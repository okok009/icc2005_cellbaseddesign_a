==> flow/design.v <==
`timescale 1ns/10ps
module CS(Y, X, reset, clk);
input clk, reset; 
input [7:0] X;
output [9:0] Y;
wire [7:0] X1, X2, X3, X4, X5, X6, X7, X8, X9;
wire [11:0] Sum_nxt, X1_9, X2_9, X3_9, X4_9, X5_9, X6_9, X7_9, X8_9, X9_9;
wire [11:0] After_Compare_to_Sum_X1_9, After_Compare_to_Sum_X2_9, After_Compare_to_Sum_X3_9, After_Compare_to_Sum_X4_9;
wire [11:0] After_Compare_to_Sum_X5_9, After_Compare_to_Sum_X6_9, After_Compare_to_Sum_X7_9, After_Compare_to_Sum_X8_9, After_Compare_to_Sum_X9_9;
wire [11:0] Compare_Reuslt_1, Compare_Reuslt_2, Compare_Reuslt_3, Compare_Reuslt_4, Compare_Reuslt_5, Compare_Reuslt_6, Compare_Reuslt_7;
wire [11:0] X_Appr_9;
wire Y_valid;
reg [11:0] Sum;
reg [7:0] X1_reg, X2_reg, X3_reg, X4_reg, X5_reg, X6_reg, X7_reg, X8_reg, X9_reg;
assign X1 = X1_reg;
assign X2 = X2_reg;
assign X3 = X3_reg;
assign X4 = X4_reg;
assign X5 = X5_reg;
assign X6 = X6_reg;
assign X7 = X7_reg;
assign X8 = X8_reg;
assign X9 = X9_reg;
assign Sum_nxt = Sum - X9 + X;
assign X1_9 = (X1<<3) + X1;
assign X2_9 = (X2<<3) + X2;
assign X3_9 = (X3<<3) + X3;
assign X4_9 = (X4<<3) + X4;
assign X5_9 = (X5<<3) + X5;
assign X6_9 = (X6<<3) + X6;
assign X7_9 = (X7<<3) + X7;
assign X8_9 = (X8<<3) + X8;
assign X9_9 = (X9<<3) + X9;
assign After_Compare_to_Sum_X1_9 = (Sum >= X1_9) ? X1_9 : 12'd0;
assign After_Compare_to_Sum_X2_9 = (Sum >= X2_9) ? X2_9 : 12'd0;
assign After_Compare_to_Sum_X3_9 = (Sum >= X3_9) ? X3_9 : 12'd0;
assign After_Compare_to_Sum_X4_9 = (Sum >= X4_9) ? X4_9 : 12'd0;
assign After_Compare_to_Sum_X5_9 = (Sum >= X5_9) ? X5_9 : 12'd0;
assign After_Compare_to_Sum_X6_9 = (Sum >= X6_9) ? X6_9 : 12'd0;
assign After_Compare_to_Sum_X7_9 = (Sum >= X7_9) ? X7_9 : 12'd0;
assign After_Compare_to_Sum_X8_9 = (Sum >= X8_9) ? X8_9 : 12'd0;
assign After_Compare_to_Sum_X9_9 = (Sum >= X9_9) ? X9_9 : 12'd0;
assign Compare_Reuslt_1 = (After_Compare_to_Sum_X1_9 >= After_Compare_to_Sum_X2_9) ? After_Compare_to_Sum_X1_9 : After_Compare_to_Sum_X2_9;
assign Compare_Reuslt_2 = (After_Compare_to_Sum_X3_9 >= After_Compare_to_Sum_X4_9) ? After_Compare_to_Sum_X3_9 : After_Compare_to_Sum_X4_9;
assign Compare_Reuslt_3 = (After_Compare_to_Sum_X5_9 >= After_Compare_to_Sum_X6_9) ? After_Compare_to_Sum_X5_9 : After_Compare_to_Sum_X6_9;
assign Compare_Reuslt_4 = (After_Compare_to_Sum_X7_9 >= After_Compare_to_Sum_X8_9) ? After_Compare_to_Sum_X7_9 : After_Compare_to_Sum_X8_9;
assign Compare_Reuslt_5 = (Compare_Reuslt_1 >= Compare_Reuslt_2) ? Compare_Reuslt_1 : Compare_Reuslt_2;
assign Compare_Reuslt_6 = (Compare_Reuslt_3 >= Compare_Reuslt_4) ? Compare_Reuslt_3 : Compare_Reuslt_4;
assign Compare_Reuslt_7 = (Compare_Reuslt_5 >= Compare_Reuslt_6) ? Compare_Reuslt_5 : Compare_Reuslt_6;
assign X_Appr_9 = (Compare_Reuslt_7 >= After_Compare_to_Sum_X9_9) ? Compare_Reuslt_7 : After_Compare_to_Sum_X9_9;
assign Y = (X_Appr_9 + Sum) >> 3;
always @(posedge clk) begin
    if (reset) begin
        Sum <= 0;
        X1_reg <= 0;
        X2_reg <= 0;
        X3_reg <= 0;
        X4_reg <= 0;
        X5_reg <= 0;
        X6_reg <= 0;
        X7_reg <= 0;
        X8_reg <= 0;
        X9_reg <= 0;
    end
    else begin
        Sum <= Sum_nxt;
        X1_reg <= X;
        X2_reg <= X1_reg;
        X3_reg <= X2_reg;
        X4_reg <= X3_reg;
        X5_reg <= X4_reg;
        X6_reg <= X5_reg;
        X7_reg <= X6_reg;
        X8_reg <= X7_reg;
        X9_reg <= X8_reg;
    end
end
endmodule
* Tool chain data of CS
The steps from the RTL of CS to its reports follow in flow order. Line numbers count from 1 in the design file above. Operators: Yosys type, input widths -> output width; for muxes data width and select width s. Cell names lack the library's common part. A cell with -- has no value.
Set-up: top module CS, clock input clk, library sky130hd, corner tt_025C_1v80

* Word level
Source: Yosys, flattened and elaborated, memories not mapped. Widths are those after wreduce; folded enables and synchronous resets count as part of the registers. Registers that Yosys merges into a memory's read port (data or address) are not register bits. Print and check cells do not count. Equal cells are merged and count once.
Word-level totals: register bits after elaboration 84, output and inout port bits 10, word-level cells 56
Cells by class: $add $sub $neg 12, order comparisons 17, multiplexer cells 17
Operators by type and width (count):
- $ge 12x12->1 | 17
- $mux 12 | 17
- $add 11x8->12 | 9
- $add 12x12->12 | 1
- $add 12x8->12 | 1
- $sub 12x8->12 | 1

* Logic depth
Longest topological path by Yosys (ltp), each cell counted once; first at word level (registers and memories cut), then after technology mapping (sequential cells cut; the memories' decode and read muxes count).
Depth: word-level depth 12, ABC_AREA 1, depth in mapped cells 78, depth with buffers taken out 76

* After synthesis
Source: synth_stat.txt of the flow (Yosys; design flattened, memories mapped). It holds for the ABC_AREA given above (unset counts as 0); a run with the other value may have another netlist. Totals and module areas in this step are rounded.
Cells by type:
- ha_1 | count 265, area in all 3315.68 sq um
- dfxtp_1 | count 84, area in all 1.68E+03 sq um
- nand2_1 | count 373, area in all 1.4E+03 sq um
- inv_1 | count 298, area in all 1.12E+03 sq um
- nor2_1 | count 173, area in all 649.373 sq um
- a21oi_1 | count 119, area in all 595.571 sq um
- o21ai_2 | count 46, area in all 402.886 sq um
- nand3_1 | count 75, area in all 375.36 sq um
- xor2_1 | count 39, area in all 341.578 sq um
- fa_1 | count 17, area in all 340.326 sq um
- o21ai_0 | count 58, area in all 290.278 sq um
- nor2_4 | count 23, area in all 258.998 sq um
- nand2_2 | count 32, area in all 200.192 sq um
- o21ai_1 | count 32, area in all 160.154 sq um
- xnor2_1 | count 14, area in all 122.618 sq um
- o21bai_1 | count 14, area in all 105.101 sq um
- a211oi_1 | count 13, area in all 97.594 sq um
- nand4_1 | count 15, area in all 93.84 sq um
Other cell types: 27; their cells: 112.
Synthesis totals: cell count 1802, cell area after synthesis 0.0123 sq mm, flip-flops 84, buffer cells 32

* Worst setup path after synthesis
Path of least setup slack by OpenSTA after synthesis, without wires, with an ideal clock, recovery checks aside; 20% of the period is set as input and as output delay. Where synthesis merged equal registers, the netlist keeps one of their names.
Timing post-synthesis: kind register to output, start point register X3_reg[0], end point output Y[8], clock period 15.8 ns, output delay 3.160 ns, launch time at the first pin 0.000 ns, arrival time 9.493 ns, required time 12.640 ns, path slack 3.147 ns, delay of the path 9.493 ns, driving pins on the path 62, buffers on the path 4, synthesis period reached 12.653 ns
"delay of the path" is the arrival time less input delay plus setup time. A path that ends at an output port has no setup time. "driving pins on the path" counts driving pins, that of a launching flip-flop among them; a cell with two outputs on the path counts twice. "synthesis period reached" is the clock period less the worst setup slack; recovery checks do not enter. This is arithmetic on one report: input and output delays are still those of the set period (20% each). The rows between start and end are the longest chain of elaborated cells between them; the timing report does not say that the signal goes this way. Where chains are equally long, one stands for them. A line is the first line of the expression or statement that the cell stems from. Yosys adds cells for indexed reads and writes and turns some case tables into memories.
Between the ends, post-synthesis: path through dfxtp_1 -> ha_1 -> inv_1 -> fa_1 -> o21ai_0 -> nand2_1 -> a21oi_1 -> xor2_1 -> ha_1 -> inv_1 -> o21bai_1 -> a21oi_4 -> nand2_4 -> inv_6 -> nor2_4 -> ha_1 -> a21oi_1 -> nor2_1 -> (+26 left out) -> o21ai_2 -> ha_1 -> a21oi_1 -> o21bai_1 -> a21oi_1 -> nor2_1 -> o21bai_1 -> nand2_1 -> nand3_1 -> nand2_1 -> clkbuf_1 -> o21ai_1 -> ha_1 -> a21oi_1 -> o21ai_0 -> a221oi_1 -> nand3_1 -> nand2_1, length of the longest elaborated chain 12, elaborated cells on any way between the ends 12, those cells by class 2 x add/sub; 5 x compare; 5 x mux
RTL lines, path post-synthesis:
- from (decl) | RTL line 14 | reg [7:0] X1_reg, X2_reg, X3_reg, X4_reg, X5_reg, X6_reg, X7_reg, X8_reg, X9_reg;
- from (assign) | RTL line 57 | X3_reg <= 0;
- from (assign) | RTL line 69 | X3_reg <= X2_reg;
- $add 11x8->12 | RTL line 27 | assign X3_9 = (X3<<3) + X3;
- $ge 12x12->1 | RTL line 36 | assign After_Compare_to_Sum_X3_9 = (Sum >= X3_9) ? X3_9 : 12'd0;
- $mux 12 | RTL line 36
- $ge 12x12->1 | RTL line 44 | assign Compare_Reuslt_2 = (After_Compare_to_Sum_X3_9 >= After_Compare_to_Sum_X4_9) ? After_Compare_to_Sum_X3_9 ...
- $mux 12 | RTL line 44
- $ge 12x12->1 | RTL line 47 | assign Compare_Reuslt_5 = (Compare_Reuslt_1 >= Compare_Reuslt_2) ? Compare_Reuslt_1 : Compare_Reuslt_2;
- $mux 12 | RTL line 47
- $ge 12x12->1 | RTL line 49 | assign Compare_Reuslt_7 = (Compare_Reuslt_5 >= Compare_Reuslt_6) ? Compare_Reuslt_5 : Compare_Reuslt_6;
- $mux 12 | RTL line 49
- $ge 12x12->1 | RTL line 50 | assign X_Appr_9 = (Compare_Reuslt_7 >= After_Compare_to_Sum_X9_9) ? Compare_Reuslt_7 : After_Compare_to_Sum_X9 ...
- $mux 12 | RTL line 50
- $add 12x12->12 | RTL line 51 | assign Y = (X_Appr_9 + Sum) >> 3;
- to (decl) | RTL line 5 | output [9:0] Y;

* Path in the finished layout
Path of least setup slack in the final report of job 1 (OpenROAD, finished layout, wires in). Where an end is a register, its clock arrival counts in the times.
Timing post-layout: kind register to output, start point register X1_reg[3], end point output Y[7], clock period 14.6 ns, output delay 2.92 ns, launch time at the first pin 0.36 ns, arrival time 10.41 ns, required time 11.68 ns, path slack 1.27 ns, driving pins on the path 68, buffers on the path 4
The rows between start and end are the longest chain of elaborated cells between them; the timing report does not say that the signal goes this way. Where chains are equally long, one stands for them.
Between the ends, post-layout: path through dfxtp_1 -> ha_1 -> inv_1 -> fa_1 -> o21ai_1 -> nand2_1 -> a21oi_2 -> xor2_2 -> ha_1 -> a21oi_1 -> nand2_1 -> inv_1 -> nand2_1 -> nand2_1 -> nand2_2 -> inv_8 -> nor2_4 -> ha_1 -> (+32 left out) -> o21bai_1 -> a21oi_1 -> nor2_1 -> o21bai_1 -> nand2_1 -> nand3_2 -> nand2_4 -> nand2_1 -> o21ai_1 -> ha_1 -> a21oi_1 -> nor2_1 -> nor2_1 -> nand2_1 -> nand2_1 -> nand3_1 -> nand2_1 -> clkdlybuf4s50_1, length of the longest elaborated chain 12, elaborated cells on any way between the ends 12, those cells by class 2 x add/sub; 5 x compare; 5 x mux
RTL lines, path post-layout:
- from (decl) | RTL line 14 | reg [7:0] X1_reg, X2_reg, X3_reg, X4_reg, X5_reg, X6_reg, X7_reg, X8_reg, X9_reg;
- from (assign) | RTL line 55 | X1_reg <= 0;
- from (assign) | RTL line 67 | X1_reg <= X;
- $add 11x8->12 | RTL line 25 | assign X1_9 = (X1<<3) + X1;
- $ge 12x12->1 | RTL line 34 | assign After_Compare_to_Sum_X1_9 = (Sum >= X1_9) ? X1_9 : 12'd0;
- $mux 12 | RTL line 34
- $ge 12x12->1 | RTL line 43 | assign Compare_Reuslt_1 = (After_Compare_to_Sum_X1_9 >= After_Compare_to_Sum_X2_9) ? After_Compare_to_Sum_X1_9 ...
- $mux 12 | RTL line 43
- $ge 12x12->1 | RTL line 47 | assign Compare_Reuslt_5 = (Compare_Reuslt_1 >= Compare_Reuslt_2) ? Compare_Reuslt_1 : Compare_Reuslt_2;
- $mux 12 | RTL line 47
- $ge 12x12->1 | RTL line 49 | assign Compare_Reuslt_7 = (Compare_Reuslt_5 >= Compare_Reuslt_6) ? Compare_Reuslt_5 : Compare_Reuslt_6;
- $mux 12 | RTL line 49
- $ge 12x12->1 | RTL line 50 | assign X_Appr_9 = (Compare_Reuslt_7 >= After_Compare_to_Sum_X9_9) ? Compare_Reuslt_7 : After_Compare_to_Sum_X9 ...
- $mux 12 | RTL line 50
- $add 12x12->12 | RTL line 51 | assign Y = (X_Appr_9 + Sum) >> 3;
- to (decl) | RTL line 5 | output [9:0] Y;

Top module CS; platform sky130hd; tools Yosys and OpenROAD; 2 stored runs in no particular order. Input and output delays are each 20% of the period that was set; the output load is 0.01 pF.
"achieved period" = clock period - worst setup slack. The figure is calculated, with input and output delays left at 20% of the set period.
By "time used up by the worst setup path" is meant the share of the clock period that the worst setup path is allowed (20% is reserved at inputs, 20% at outputs), minus its slack. Clock arrival times at its registers enter into it.
The measured numbers are rounded.

[job 1] flow files
==> flow/run.sh <==
#!/bin/bash
# the make line also repeats the synthesis and layout settings of config.mk as NAME=value (left out here)
make -C /OpenROAD-flow-scripts/flow DESIGN_CONFIG=/design/flow/config.mk WORK_HOME=/design/flow/orfs CLKGATE_MAP_FILE= finish
==> flow/config.mk <==
export PLATFORM = sky130hd
export DESIGN_NAME = CS
export DESIGN_NICKNAME = CS
export VERILOG_FILES = /design/flow/design.v
export SDC_FILE = /design/flow/constraint.sdc
export NUM_CORES = 4
export LEC_CHECK = 0
export ABC_AREA = 1
export CAP_MARGIN = 20
export CELL_PAD_IN_SITES_GLOBAL_PLACEMENT = 0
export CORE_ASPECT_RATIO = 1.22
export CORE_MARGIN = 3
export CORE_UTILIZATION = 62
export CTS_CLUSTER_DIAMETER = 378
export GPL_TIMING_DRIVEN = 1
export MIN_ROUTING_LAYER = met1
export PLACE_DENSITY_LB_ADDON = 0.05
export SETUP_SLACK_MARGIN = 0.8
export SLEW_MARGIN = 20
export TNS_END_PERCENT = 50
==> flow/constraint.sdc <==
create_clock -name core_clock -period 14.6 [get_ports {clk}]
set_input_delay 2.9200 -clock core_clock [delete_from_list [all_inputs] [get_ports {clk}]]
set_output_delay 2.9200 -clock core_clock [all_outputs]
set_load 0.01 [all_outputs]

[job 1] result: time used up by the worst setup path 10.41 ns; critical path type register to output; achieved period 13.331 ns; chip area in the Yosys report 0.0123 sq mm; worst setup slack after layout 1.27 ns; standard-cell area after routing 0.0135 sq mm; final setup TNS 0.000 ns; worst hold slack after layout 0.452 ns; total die area 0.0215 sq mm; utilization after routing 69.8 %

[job 2] flow files
==> flow/run.sh <==
#!/bin/bash
# the make line also repeats the synthesis and layout settings of config.mk as NAME=value (left out here)
make -C /OpenROAD-flow-scripts/flow DESIGN_CONFIG=/design/flow/config.mk WORK_HOME=/design/flow/orfs CLKGATE_MAP_FILE= finish
==> flow/config.mk <==
export PLATFORM = sky130hd
export DESIGN_NAME = CS
export DESIGN_NICKNAME = CS
export VERILOG_FILES = /design/flow/design.v
export SDC_FILE = /design/flow/constraint.sdc
export NUM_CORES = 4
export LEC_CHECK = 0
export CAP_MARGIN = 20
export CORE_MARGIN = 3
export CORE_UTILIZATION = 55
export HOLD_SLACK_MARGIN = 0.05
export MIN_ROUTING_LAYER = met1
export PLACE_DENSITY_LB_ADDON = 0.07
export SETUP_SLACK_MARGIN = 2.92
export SLEW_MARGIN = 20
==> flow/constraint.sdc <==
create_clock -name core_clock -period 11.1 [get_ports {clk}]
set_input_delay 2.2200 -clock core_clock [delete_from_list [all_inputs] [get_ports {clk}]]
set_output_delay 2.2200 -clock core_clock [all_outputs]
set_load 0.01 [all_outputs]

[job 2] result: total die area 0.0234 sq mm; time used up by the worst setup path 12.08 ns; critical path type register to output; achieved period 14.301 ns; utilization after routing 87.7 %; worst hold slack after layout 0.601 ns; final setup TNS -26.3 ns; worst setup slack after layout -3.20 ns; standard-cell area after routing 0.0185 sq mm; chip area in the Yosys report 0.0119 sq mm
